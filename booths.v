==> flow/design.v <==
module  shiftregister(data_out , data_in, s_in, clk , ld , clr , sft);
input  s_in,clk,ld,clr,sft; 
input [15:0] data_in;
output reg [15:0] data_out;
always @(posedge clk)
begin
  if (clr) data_out <= 0;
  else if (ld) data_out <= data_in;
  else if (sft) data_out <= {s_in,data_out[15:1]};
end
endmodule
module  PIPO(data_out, data_in, clk , load );
input [15:0] data_in;
input load, clk;
output reg [15:0] data_out;
always @(posedge clk)
if (load) data_out <= data_in;
endmodule
module  dff(d ,q ,clk ,clr);
input  d, clk ,clr ;  
output reg q ;
always @(posedge clk)
if (clr) q <= 0 ;
else q <= d ; 
endmodule
module  alu( out , in1, in2, addsub);
input  [15:0] in1, in2; 
input addsub;
output  reg [15:0] out; 
always @(*)
begin
  if (addsub==0) out = in1 - in2 ; 
  else out = in1 + in2 ; 
end
endmodule
module  cntr(data_out , decr, ldcnt , clk);
input decr, clk,ldcnt ;  
output reg [4:0] data_out;
always @(posedge clk)
begin
    if (ldcnt) data_out <= 5'b10000; 
    else if (decr) data_out <= data_out - 1 ; 
end
endmodule
module  controller(lda , clra, sfta, ldq, clrq,sftq,ldm, clrff, addsub, start, decr,ldcnt, done, clk, q0, qm1,eqz);
input clk , q0,qm1,start,eqz;
output  reg lda,clra,sfta, ldq, clrq,sftq,ldm , clrff, addsub, decr, ldcnt, done;
reg [2:0] state; 
parameter s0=3'b000;
parameter s1=3'b001;
parameter s2=3'b010;
parameter s3=3'b011;
parameter s4=3'b100;
parameter s5=3'b101;
parameter s6=3'b110;
always @(posedge clk)
begin
case ( state)
s0: if ( start) state <= s1 ; 
s1: state <= s2 ; 
s2: #2 if ({q0, qm1}==2'b01) state <= s3 ; 
        else if ({q0, qm1}==2'b10) state <= s4 ;
        else state <= s5 ; 
s3: state <= s5 ; 
s4: state <= s5 ; 
s5: #2 if (({q0, qm1}==2'b01) && !eqz) state <= s3;
         else if (({q0, qm1}==2'b10) && !eqz) state <= s4;
         else if (eqz) state <= s6 ;
s6: state <= s6 ; 
default: state <= s0 ; 
endcase  
end 
always @(state)
begin 
case ( state)
s0: begin clra = 0 ; lda = 0 ; sfta = 0 ; clrq = 0 ; ldq = 0 ; sftq = 0; ldm = 0 ; clrff = 0 ; done = 0 ; end 
s1: begin clra = 1 ; clrff = 1; ldcnt = 1 ; ldm = 1 ; end 
s2: begin clra=0; clrff = 0; ldcnt = 0 ; ldm = 0; ldq = 1 ; end 
s3: begin lda = 1 ; addsub = 1 ; ldq = 0; sfta = 0 ; sftq = 0 ; decr = 0 ; end
s4: begin lda = 1 ; addsub = 0 ; ldq= 0 ; sfta = 0 ; sftq = 0 ; decr = 0; end 
s5: begin sfta = 1 ; sftq = 1 ; lda = 0 ; ldq =0 ; decr = 1 ; end 
s6: done =1 ; 
default: begin clra = 0; sfta = 0 ; ldq = 0 ; sftq = 0 ; end 
endcase 
end
endmodule
module booth(lda, ldq , ldm , clra , clrq , clrff, sfta, sftq , addsub, decr, ldcnt, data_in, clk, qm1, eqz);
input lda, ldq, ldm, clra, clrq, clrff, sfta, sftq, addsub, clk,decr,ldcnt;
input [15:0] data_in;
output qm1, eqz ; 
wire [15:0] A, M, Q,Z;
wire [4:0] count ; 
assign eqz = ~&count; 
shiftregister ar(A,Z,A[15],clk,lda,clra,sfta);
shiftregister qr(Q,data_in, A[0],clk,ldq,clrq,sftq);
dff qm11(Q[0], qm1,clk, clrff);
PIPO mr( M, data_in,clk, ldm);
alu as(Z,A,M,addsub);
cntr cn(count, decr,ldcnt,clk);
endmodule
From RTL to reports: booth
Tool output for the design above, in the order of the flow.
Lines are those of the file above, counted from 1.
Operators carry their Yosys type and port widths (W data, S select, Z words).
Library cell names are shortened.
The mark n/a stands for no value.
Inputs
  design top: booth
  clock: clk
  library: sky130hd
  timing corner: tt_025C_1v80

Word-level counts
Yosys after proc, flatten, opt, wreduce and memory -nomap, before mapping. Memory bits, and registers merged into a memory's read port (data or address), are not among the register bits. Print and check cells are not counted. Equal cells are merged and count once.
Cells by class
  add/subtract/negate cells: 3
  muxes and demuxes: 5
  reductions and logical operators: 4
Operators by type and width (number)
  $mux W16: 4
  $add A16 B16 Y16: 1
  $sub A16 B16 Y16: 1
  $mux W15: 1
  $sub A5 B1 Y5 const B: 1
  $reduce_and A5 Y1: 1
  $reduce_bool A2 Y1: 2
  $logic_not A1 Y1: 1
Storage and ports
  bits in registers: 54
  output and inout bits: 2

Longest topological paths
Yosys ltp: most cells in a row. Word level: on the elaborated netlist, between registers, memories and ports. Mapped: between sequential cells and ports; inverters and the memories' decode and read muxes count.
Depth
  word-level depth: 3
  ABC_AREA: 1
  gate-level depth with buffers: 22
  gate-level depth less buffers: 22

Mapped cells and area
Source: synth_stat.txt of the flow (Yosys; design flattened, memories mapped). It holds for the ABC_AREA given above (unset counts as 0); a run with the other value may have another netlist.
Cell types
  dfxtp_1: number 38, area in all 760.73 µm²
  nand2_1: number 148, area in all 555.533 µm²
  edfxtp_1: number 16, area in all 480.461 µm²
  ha_1: number 22, area in all 275.264 µm²
  inv_1: number 47, area in all 176.419 µm²
  a21oi_1: number 35, area in all 175.168 µm²
  nand3_1: number 27, area in all 135.13 µm²
  xor2_1: number 15, area in all 131.376 µm²
  nor2_1: number 28, area in all 105.101 µm²
  a22oi_1: number 8, area in all 60.058 µm²
  o21ai_0: number 12, area in all 60.058 µm²
  a31oi_1: number 9, area in all 56.304 µm²
  xnor2_1: number 4, area in all 35.034 µm²
  nand2_2: number 5, area in all 31.28 µm²
  inv_2: number 8, area in all 30.029 µm²
  clkbuf_1: number 7, area in all 26.275 µm²
  buf_2: number 5, area in all 25.024 µm²
  nand4_1: number 4, area in all 25.024 µm²
Not listed: further types 17, cells in them 26.
Synthesis totals
  cell count: 464
  mapped area: 3343.2 µm²
  mapped flip-flops: 54
  buffer cells: 13

Path before layout
Source: OpenSTA report_checks on the synthesized netlist (no wires, ideal clock, input and output delay 20% of the period each), path of least setup slack; recovery checks are left aside. Register names are those of the netlist, which keeps one name where synthesis merged equal registers.
Timing path after synthesis
  path kind: input port to flip-flop
  from: input addsub
  to: register ar.data_out[15]
  period: 5.73 ns
  external input delay: 1.146 ns
  data arrival time: 2.740 ns
  slack: 2.926 ns
  delay of the path: 1.658 ns
  driving pins on the path: 17
  path buffers: 1
  synthesis period reached: 2.804 ns
"delay of the path" = arrival - input delay + setup time.
"driving pins on the path": output pins that drive a net of the path, with the launching flip-flop's if there is one; two outputs of one cell count as two.
"synthesis period reached" = period - worst setup slack (recovery checks aside). The figure is calculated, with input and output delays left at 20% of the set period.
The rows between start and end are the longest chain of elaborated cells between them; the timing report does not say that the signal goes this way. Where chains are equally long, one stands for them.
A line is the first line of the expression or statement that the cell stems from. Yosys adds cells for indexed reads and writes and turns some case tables into memories.
At most two assigning lines are given for a register; there are more.
On the way, after synthesis
  cells stage by stage: inv_2 buf_2 nand2_1 nand2_1 xor2_1 ha_1 a21oi_1 nand2_1 nand2_1 nand2_1 inv_2 nand2_2 nand2_1 nand2_1 nor2_1 nor2_1 nor2_1
  cells in the longest elaborated chain: 2
  elaborated cells on any way between the ends: 2
  RTL lines with such cells: 2
  those cells by class: 2 x mux
RTL lines, path after synthesis
  from (decl): RTL line 88  | input lda, ldq, ldm, clra, clrq, clrff, sfta, sftq, addsub, clk,decr,ldcnt;
  $mux W16: RTL line 32  | if (addsub==0) out = in1 - in2 ;
  $mux W16: RTL line 8  | else if (ld) data_out <= data_in;
  to (assign): RTL line 8
  to (assign): RTL line 9  | else if (sft) data_out <= {s_in,data_out[15:1]};
  to (decl): RTL line 4  | output reg [15:0] data_out;

Timing after layout
Path of least setup slack in the final report of stored run 1 (OpenROAD, finished layout, wires in). Where an end is a register, its clock arrival counts in the times.
Timing path after layout
  path kind: input port to flip-flop
  from: input addsub
  to: register ar.data_out[13]
  period: 5.16 ns
  external input delay: 1.03 ns
  data arrival time: 3.43 ns
  slack: 1.89 ns
  driving pins on the path: 15
  path buffers: 1
The rows between start and end are the longest chain of elaborated cells between them; the timing report does not say that the signal goes this way. Where chains are equally long, one stands for them.
At most two assigning lines are given for a register; there are more.
On the way, after layout
  cells stage by stage: clkdlybuf4s50_1 inv_2 nand2_1 xnor2_1 ha_1 nand2_1 inv_2 a21oi_1 nor2_1 nor2_1 nand2_1 nand2_1 nand3_1 nand2_1 a21oi_1
  cells in the longest elaborated chain: 2
  elaborated cells on any way between the ends: 2
  RTL lines with such cells: 2
  those cells by class: 2 x mux
RTL lines, path after layout
  from (decl): RTL line 88  | input lda, ldq, ldm, clra, clrq, clrff, sfta, sftq, addsub, clk,decr,ldcnt;
  $mux W16: RTL line 32  | if (addsub==0) out = in1 - in2 ;
  $mux W16: RTL line 8  | else if (ld) data_out <= data_in;
  to (assign): RTL line 8
  to (assign): RTL line 9  | else if (sft) data_out <= {s_in,data_out[15:1]};
  to (decl): RTL line 4  | output reg [15:0] data_out;

## Implementation results

Module booth, platform sky130hd: 2 stored runs of the flow (Yosys, OpenROAD) with differing settings, in no particular order. Input and output delays are each 20% of the period that was set; the output load is 0.01 pF.
By "achieved clock period" is meant the clock period of the run minus its worst setup slack. This is arithmetic on one report: input and output delays are still those of the set period (20% each).
"worst setup path time" = time allowed to the worst setup path (clock period - input delay - output delay, where it has them) - its slack; a late launch clock adds to it, a late capture clock takes from it.
"power" rests on the timing tool's default activity at the inputs, not on a simulated workload.
[stored run 1] settings: period_ns=5.16, CORE_UTILIZATION=32, SETUP_SLACK_MARGIN=0.61, PLACE_DENSITY=0.67, CORE_ASPECT_RATIO=0.5, ABC_AREA=1, GPL_TIMING_DRIVEN=1, GPL_ROUTABILITY_DRIVEN=0, CTS_CLUSTER_SIZE=78, CAP_MARGIN=15, MAX_ROUTING_LAYER=met4, CORE_MARGIN=2, SLEW_MARGIN=20
[stored run 1] result: chip area after synthesis (Yosys) 3343.2 µm², die area 11330.7 µm², standard-cell area of the final layout 3902.5 µm², utilization 38.3%, worst setup slack after layout 1.892 ns, total negative slack 0.000 ns, worst hold slack 0.434 ns, power 0.001213 W, achieved clock period 3.268 ns, worst setup path time 2.24 ns, worst setup path kind input port to flip-flop
[stored run 2] settings: period_ns=3.89, CORE_UTILIZATION=49, SETUP_SLACK_MARGIN=1.11, PLACE_DENSITY_LB_ADDON=0.24, GPL_TIMING_DRIVEN=0, GPL_ROUTABILITY_DRIVEN=0, CTS_CLUSTER_DIAMETER=167, SLEW_MARGIN=25, MAX_ROUTING_LAYER=met5, CAP_MARGIN=20, CORE_MARGIN=2
[stored run 2] result: chip area after synthesis (Yosys) 3244.4 µm², die area 7288.0 µm², standard-cell area of the final layout 4091.4 µm², utilization 64.1%, worst setup slack after layout 0.960 ns, total negative slack 0.000 ns, worst hold slack 0.475 ns, power 0.00172 W, achieved clock period 2.930 ns, worst setup path time 2.93 ns, worst setup path kind flip-flop to flip-flop
